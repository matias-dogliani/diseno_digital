==> flow/design.v <==
module shiftleds
  #(
    parameter N_LEDS    = 4    ,
    parameter NB_SEL    = 2    ,
    parameter NB_COUNT  = 32  ,
    parameter NB_SW     = 4
    )
   (
    output [N_LEDS - 1 : 0] o_led   ,
    output [N_LEDS - 1 : 0] o_led_b ,
    output [N_LEDS - 1 : 0] o_led_g ,
    input [NB_SW   - 1 : 0] i_sw    ,
    input                   i_reset ,
    input                   clk);
   localparam R0       = (2**(NB_COUNT-10))-1 ;
   localparam R1       = (2**(NB_COUNT-9))-1  ;
   localparam R2       = (2**(NB_COUNT-8))-1  ;
   localparam R3       = (2**(NB_COUNT-7))-1  ;
   localparam SEL0     = 2'h0           ;
   localparam SEL1     = 2'h1           ;
   localparam SEL2     = 2'h2           ;
   localparam SEL3     = 2'h3           ;
   wire [NB_COUNT - 1 : 0] ref_limit ;
   reg [NB_COUNT  - 1 : 0] counter   ;
   reg [N_LEDS    - 1 : 0] shiftreg  ;
   wire                    reset     ;
   assign reset =  ~i_reset;
   assign ref_limit = (i_sw[(NB_SW-1)-1 -: NB_SEL]==SEL0) ? R0 :
                      (i_sw[(NB_SW-1)-1 -: NB_SEL]==SEL1) ? R1 :
                      (i_sw[(NB_SW-1)-1 -: NB_SEL]==SEL2) ? R2 : R3;
   always@(posedge clk or posedge reset) begin
      if(reset) begin
         counter  <= {NB_COUNT{1'b0}};
         shiftreg <= {{N_LEDS-1{1'b0}},{1'b1}};
      end
      else if(i_sw[0]) begin
         if(counter>=ref_limit) begin
            counter  <= {NB_COUNT{1'b0}};
            shiftreg <= {shiftreg[N_LEDS-2 -: N_LEDS-1],shiftreg[N_LEDS-1]};
         end
         else begin
            counter  <= counter + {{NB_COUNT-1{1'b0}},{1'b1}};
            shiftreg <= shiftreg;
         end
      end
      else begin
         counter  <= counter;
         shiftreg <= shiftreg;
      end  
   end  
   assign o_led   = shiftreg;
   assign o_led_b = (i_sw[3]==1'b0) ? shiftreg : {N_LEDS{1'b0}};
   assign o_led_g = (i_sw[3]==1'b1) ? shiftreg : {N_LEDS{1'b0}};
endmodule  
* Step by step through the tools: shiftleds
The steps from the RTL of shiftleds to its reports follow in flow order.
Line numbers count from 1 in the design file above.
Operators carry their Yosys type and port widths (W data, S select, Z words).
Library cell names are shortened.
Not given: -
- Design top :: shiftleds
- Clock input :: clk
- Cell library :: sky130hd
- Timing corner :: tt_025C_1v80

* Elaborated design
Yosys after proc, flatten, opt, wreduce and memory -nomap, before mapping. Enables and synchronous resets that opt folds into registers are not counted as muxes. Memory bits, and registers merged into a memory's read port (data or address), are not among the register bits. Print and check cells are not counted. Equal cells are merged and count once.
- Register bits :: 36
- Output and inout port bits :: 12
- Elaborated cells :: 14
- Add/subtract/negate cells :: 1
- Magnitude comparators :: 1
- Equality and inequality tests :: 2
- Multiplexer cells :: 6
- Reduce/logical cells :: 2
** Operators with widths (number)
- $mux W25 :: 3
- $add A32 B1 Y32 const B :: 1
- $ge A32 B25 Y1 :: 1
- $mux W32 :: 1
- $mux W4 :: 2
- $eq A2 B1 Y1 const B :: 1
- $eq A2 B2 Y1 const B :: 1
- $logic_not A2 Y1 :: 1
- $reduce_and A2 Y1 :: 1

* Longest topological paths
Longest topological path by Yosys (ltp), each cell counted once; first at word level (registers and memories cut), then after technology mapping (sequential cells cut; the memories' decode and read muxes count).
- Word-level depth :: 6
- ABC_AREA :: 0
- Mapped depth :: 9
- Depth with buffers taken out :: 6

* Mapped cells and area
Yosys stat after the flow's synthesis: flattened, memories mapped to cells. It holds for the ABC_AREA given above (unset counts as 0); a run with the other value may have another netlist.
- Cells in the netlist :: 206
- Mapped area :: 0.0020082 mm²
- Area of sequential cells :: 0.0009021 mm²
- Flip-flops :: 36
** Cells by type (number)
- dfrtp_1 :: 35
- nor2_1 :: 22
- xnor2_1 :: 9
- a21oi_1 :: 12
- ha_1 :: 4
- or3_1 :: 8
- mux2_2 :: 4
- nand2_1 :: 12
- and4_1 :: 5
- nand4_1 :: 7
- nor4_1 :: 7
- o21ai_0 :: 8
- o31ai_1 :: 5
- and2_1 :: 5
- inv_1 :: 8
- dfstp_2 :: 1
- a31oi_1 :: 4
- and3_1 :: 4
Not listed: further types 25, cells in them 46.

* Worst setup path after synthesis
Source: OpenSTA report_checks on the synthesized netlist (no wires, ideal clock, input and output delay 20% of the period each), path of least setup slack; recovery checks are left aside. Register names are those of the netlist, which keeps one name where synthesis merged equal registers.
- Path kind :: flip-flop to flip-flop
- Start :: reg counter[0]
- End :: reg counter[20]
- Period :: 2.06 ns
- Setup time :: 0.073 ns
- Time at the first pin :: 0.000 ns
- Arrival time :: 1.744 ns
- Data required time :: 1.987 ns
- Slack :: 0.243 ns
- Path delay :: 1.817 ns
- Driving pins on the path :: 7
- Buffers on the path :: 1
- Period reached after synthesis :: 1.817 ns
"path delay" is the arrival time less input delay plus setup time.
"driving pins on the path": output pins that drive a net of the path, with the launching flip-flop's if there is one; two outputs of one cell count as two.
"period reached after synthesis" = period - worst setup slack (recovery checks aside). The figure is calculated, with input and output delays left at 20% of the set period.
Between the ends stands the longest chain of elaborated cells between them, by number of cells; it is not shown to be the way that was timed. Of several equally long chains one is given.
A line is the first line of the expression or statement that the cell stems from. Yosys adds cells for indexed reads and writes and turns some case tables into memories.
At most two assigning lines are given for a register; there are more.
- Cell sequence :: dfrtp_1 > ha_1 > nand3_2 > or3_1 > buf_2 > or4_4 > a21oi_2
- Cells in the longest elaborated chain :: 2
** RTL lines, path after synthesis
- from (decl) :: RTL line 24 : reg [NB_COUNT  - 1 : 0] counter   ;
- from (assign) :: RTL line 42 : counter  <= counter + {{NB_COUNT-1{1'b0}},{1'b1}};
- from (assign) :: RTL line 47 : counter  <= counter;
- $add A32 B1 Y32 :: RTL line 42
- $mux W32 :: RTL line 37 : if(counter>=ref_limit) begin
- to (assign) :: RTL line 42
- to (assign) :: RTL line 47
- to (decl) :: RTL line 24

* Worst path after layout
From the final timing report of run A: the path of least setup slack in the routed layout; clock arrival at registers is part of the times.
- Path kind :: flip-flop to flip-flop
- Start :: reg counter[23]
- End :: reg shiftreg[3]
- Period :: 1.46 ns
- Setup time :: 0.11 ns
- Time at the first pin :: 0.29 ns
- Arrival time :: 1.90 ns
- Data required time :: 1.64 ns
- Slack :: -0.26 ns
- Driving pins on the path :: 7
- Buffers on the path :: 1
Between the ends stands the longest chain of elaborated cells between them, by number of cells; it is not shown to be the way that was timed. Of several equally long chains one is given.
At most two assigning lines are given for a register; there are more.
- Cell sequence :: dfrtp_1 > ha_4 > a21oi_2 > o211ai_1 > a22o_2 > buf_12 > mux2_4
- Cells in the longest elaborated chain :: 2
** RTL lines, path after layout
- from (decl) :: RTL line 24 : reg [NB_COUNT  - 1 : 0] counter   ;
- from (assign) :: RTL line 42 : counter  <= counter + {{NB_COUNT-1{1'b0}},{1'b1}};
- from (assign) :: RTL line 47 : counter  <= counter;
- $ge A32 B25 Y1 :: RTL line 37 : if(counter>=ref_limit) begin
- $reduce_and A2 Y1
- to (assign) :: RTL line 34 : shiftreg <= {{N_LEDS-1{1'b0}},{1'b1}};
- to (assign) :: RTL line 39 : shiftreg <= {shiftreg[N_LEDS-2 -: N_LEDS-1],shiftreg[N_LEDS-1]};
- to (decl) :: RTL line 25 : reg [N_LEDS    - 1 : 0] shiftreg  ;

Below are 2 stored runs of the flow (Yosys, OpenROAD; platform sky130hd) on shiftleds, each with its settings and what was measured, unordered. Constraints: input delay and output delay 20% of the set period each, output load 0.01 pF.
"power" is the tool's figure for a default switching activity; nothing was simulated.

** Run A
- Settings :: period_ns=1.46; CAP_MARGIN=20; CORE_MARGIN=2; CORE_UTILIZATION=40; SLEW_MARGIN=20
- Final design utilization :: 0.66
- Setup slack of the worst path :: -0.263 ns
- Yosys chip area after synthesis :: 0.0020082 mm²
- Power :: 2316 uW
- Area inside the die boundary :: 0.0056033 mm²

** Run B
- Settings :: period_ns=2.6; CORE_UTILIZATION=33; CORE_ASPECT_RATIO=1.11; CELL_PAD_IN_SITES_GLOBAL_PLACEMENT=2; ABC_AREA=0; GPL_TIMING_DRIVEN=0; SLEW_MARGIN=35; MIN_ROUTING_LAYER=met2; MAX_ROUTING_LAYER=met5; CAP_MARGIN=20; CORE_MARGIN=2
- Yosys chip area after synthesis :: 0.0020082 mm²
- Final design utilization :: 0.412
- Area inside the die boundary :: 0.0067259 mm²
- Setup slack of the worst path :: 0.132 ns
- Power :: 1174 uW
